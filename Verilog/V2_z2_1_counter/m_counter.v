==> flow/design.v <==
typedef enum {READ = 0, WRITE = 1, RW = 2} op_t;
`timescale 1ns / 1ps
`timescale 1ns / 1ps
module dec_counter(en,reset,clk,q,pulse
		   );
   input en, reset, clk;
   output pulse;
   output [3:0] q;
   reg [3:0] 	    count_s;
   reg 		    pulse_r;
   always @(posedge clk)
     begin : sync_counter
	if(reset) begin : reset_action
	   count_s <= 4'b0000;
	   pulse_r <= 1'b0;
	end  
	else if(en)
	  begin : count_up
	     if(count_s == 4'h9) begin : count_ten
		count_s <= 4'h0;
		pulse_r <= 1'h0;
	     end  
	     else if(count_s == 4'h8) begin : rise_pulse
		count_s <= count_s +1'b1;
		pulse_r <= 1'h1;
	     end 
	     else begin : normal_count
		count_s <= count_s + 1'b1;
		pulse_r <= pulse_r;
	     end  
	  end  
	else begin : stop_count
	  count_s <= count_s;
	   pulse_r <= pulse_r;
	end 
     end  
   assign q = count_s;
   assign pulse = pulse_r;
endmodule
module m_counter(clk,en,reset,q,pulse
		 );
   input clk, en, reset;
   output pulse;
   output [11:0] q;
   wire clk_w, en_w, pulse1_w, pulse2_w, pulse3_w, reset_w;
   wire [11:0] q_w;
   dec_counter d1(.clk(clk_w),
		  .reset(reset_w),
		  .en(en_w),
		  .pulse(pulse1_w),
		  .q(q_w[3:0]));
   dec_counter d2(.clk(clk_w),
		  .reset(reset_w),
		  .en(pulse1_w & en_w),
		  .pulse(pulse2_w),
		  .q(q_w[7:4]));
   dec_counter d3(.clk(clk_w),
		  .reset(reset_w),
		  .en(pulse2_w & pulse1_w & en_w),
		  .pulse(pulse3_w),
		  .q(q_w[11:8]));
   assign q = q_w;
   assign pulse = pulse3_w;
   assign clk_w = clk;
   assign reset_w = reset;
   assign en_w = en;
endmodule
# Tool chain data of m_counter
# Tool output for the design above, in the order of the flow.
# Line numbers count from 1 in the design file above.
# Cell names lack the library's common part.
# The mark - stands for no value.
# setup
top	m_counter
clock_port	clk
lib	sky130hd
corner	tt_025C_1v80

# Elaborated design
# Counts by Yosys on the flattened word-level netlist (proc, flatten, opt, wreduce; memories kept). Register bits leave out memories and registers merged into their read ports (data or address). Print and check cells are left out. Cells with the same type and inputs are merged into one.
# bits
inputBits	3
output_inout_bits	13
ram_bits	0
romBits	0
clocked_rd_ports_x_width	0
latchBits	0
register_bits	15
n_memories	0
word_cells	33
# op_classes
shift	0
n_eq	6
reduce_logical	6
muxes	9
div	0
n_cmp	0
n_logic	3
addsub	3
multipliers	0
# op_table
op	n
equality test 4 bit with constant B	6
adder 4 x 1 -> 4 bit with constant B	3
2-to-1 mux 4 bit	3
AND reduction 2 bit	3
nonzero test 2 bit	3
2-to-1 mux 1 bit	6
bitwise AND 1 bit	3

# Depth
# Yosys ltp: most cells in a row. Word level: on the elaborated netlist, between registers, memories and ports. Mapped: between sequential cells and ports; inverters and the memories' decode and read muxes count.
# depth
depth_word	3
ABC_AREA	0
mapped_depth	4
mapped_depth_nobuf	3

# Netlist
# Yosys stat after the flow's synthesis: flattened, memories mapped to cells. It holds for the ABC_AREA given above (unset counts as 0); a run with the other value may have another netlist.
# The area totals of this step are shown rounded.
# synth_totals
flip_flops	15
cells	75
buffers	3
synth_area_um2	690
seq_area_um2	300
# types
cell	n	area_total_um2
dfxtp_1	15	300.288
a21oi_1	7	35.034
xor2_1	4	35.034
nor2_1	8	30.029
nor2b_1	4	25.024
buf_4	3	22.522
mux2_2	2	22.522
or4b_1	2	20.019
nand2_1	5	18.768
xnor2_1	2	17.517
a211oi_1	2	15.014
nand3_1	3	15.014
or3_2	2	15.014
nand4_1	2	12.512
nand4_2	1	12.512
inv_1	3	11.261
nor4bb_1	1	10.01
a211o_1	1	8.758
# Other cell types: 8; their cells: 8.
# By module: a second synthesis without flattening, with its own total; a netlist apart from the flattened one above.
# hier_totals
hier_cells	71
hier_area_um2	670
# Each row is one instance without its submodules.
# modules
mod	n_inst	cells	seq_area_um2	area_um2
dec_counter	3	23	100	220
m_counter	1	2	0.0	13

# Timing after synthesis
# OpenSTA on the mapped netlist: ideal clock, no wires. The path of least setup slack (recovery checks aside). Input and output delay are each 20% of the period. Register names are those of the netlist, which keeps one name where synthesis merged equal registers.
# synth_timing
path_kind	input port to flip-flop
from	input port en
to	register d3.count_s[3]
setup_time_ps	70
arrival_ps	1254
setup_slack_ps	616
clock_period_ps	1940
path_delay_ps	936
launch_ps	388
t_required_ps	1870
stages	4
in_delay_ps	388
path_buffers	1
synth_period_reached_ps	1324
# "path_delay_ps" = arrival - input delay + setup time.
# "stages" counts driving pins, that of a launching flip-flop among them; a cell with two outputs on the path counts twice.
# "synth_period_reached_ps" is the clock period less the worst setup slack; recovery checks do not enter. This is arithmetic on one report: input and output delays are still those of the set period (20% each).
# The rows between start and end are the longest chain of elaborated cells between them; the timing report does not say that the signal goes this way. Where chains are equally long, one stands for them.
# Each line given opens the expression or statement behind the cell; cells for indexed reads and writes are added by Yosys, which also makes memories of some case tables.
# A register here has more assigning lines than the two given.
# synth_between
path_cell_list	buf_4 -> nand4_2 -> or4b_1 -> a21oi_1
elab_chain_len	1
cells_between	1
cone_lines	1
cone_classes	1 x logic
# synth_rtl
element	line	rtl
from (decl)	42	input clk, en, reset;
bitwise AND 1 bit	59	.en(pulse2_w & pulse1_w & en_w),
to (assign)	28	count_s <= count_s + 1'b1;
to (assign)	33	count_s <= count_s;
to (decl)	9	reg [3:0] count_s;

# Timing after layout
# Path of least setup slack in the final report of stored run 1 (OpenROAD, finished layout, wires in). Where an end is a register, its clock arrival counts in the times.
# The report prints the path's times to 10 ps; the period is as set.
# layout_timing
path_kind	input port to flip-flop
from	input port en
to	register d1.pulse_r
clock_period_ps	1750
in_delay_ps	350
setup_slack_ps	-20
t_required_ps	1980
stages	5
arrival_ps	2000
launch_ps	350
path_buffers	2
setup_time_ps	70
# The rows between start and end are the longest chain of elaborated cells between them; the timing report does not say that the signal goes this way. Where chains are equally long, one stands for them.
# A register here has more assigning lines than the two given.
# layout_between
path_cell_list	clkdlybuf4s50_1 -> buf_4 -> nor4bb_1 -> nor2_1 -> a211oi_1
elab_chain_len	1
cells_between	1
cone_lines	0
cone_classes	1 x reduce/logical
# layout_rtl
element	line	rtl
from (decl)	42	input clk, en, reset;
AND reduction 2 bit	-
to (assign)	29	pulse_r <= pulse_r;
to (assign)	34	pulse_r <= pulse_r;
to (decl)	10	reg pulse_r;

# Design m_counter on sky130hd. What follows are 2 stored runs of the flow, each under its own settings; their order means nothing. The constraints put input and output delay at 20% of the set period each and load the outputs with 0.01 pF.
# "achieved_period_ps" is the run's clock period less its worst setup slack. It is reckoned from that one timing run; input and output delays stay at 20% of the period that was set.
# "worst_path_ps": the worst setup path's part of the clock period (all of it between registers, 20% less for each end at a port) less its slack. A launch clock that arrives late makes it longer, a capture clock that arrives late makes it shorter.
# "power_mw" is the tool's figure for a default switching activity; nothing was simulated.
# "worst_path_ps" is known to 10 ps.
# Results are given in rounded form.
# A setting shown as . is not set for that run.
stored run	period_ns	CORE_UTILIZATION	SETUP_SLACK_MARGIN	PLACE_DENSITY_LB_ADDON	ABC_AREA	CTS_CLUSTER_DIAMETER	SLEW_MARGIN	MIN_ROUTING_LAYER	MAX_ROUTING_LAYER	CAP_MARGIN	CORE_MARGIN	power_mw	setup_ws_ps	final_hold_ws_ps	synth_area_um2	design_die_area_um2	total_negative_slack_ps	worst_path_ps	worst_path_kind	finish.utilization_frac	finalCellArea_um2	achieved_period_ps
stored run 1	1.75	65	0.06	0.21	0	164	10	met2	met4	20	2	0.57	-17	490	690	1300	-17	1420	input port to flip-flop	0.93	900	1767
stored run 2	1.39	52	.	.	.	.	20	.	.	20	2	0.74	110	480	690	1600	0	1280	flip-flop to flip-flop	0.75	950	1282
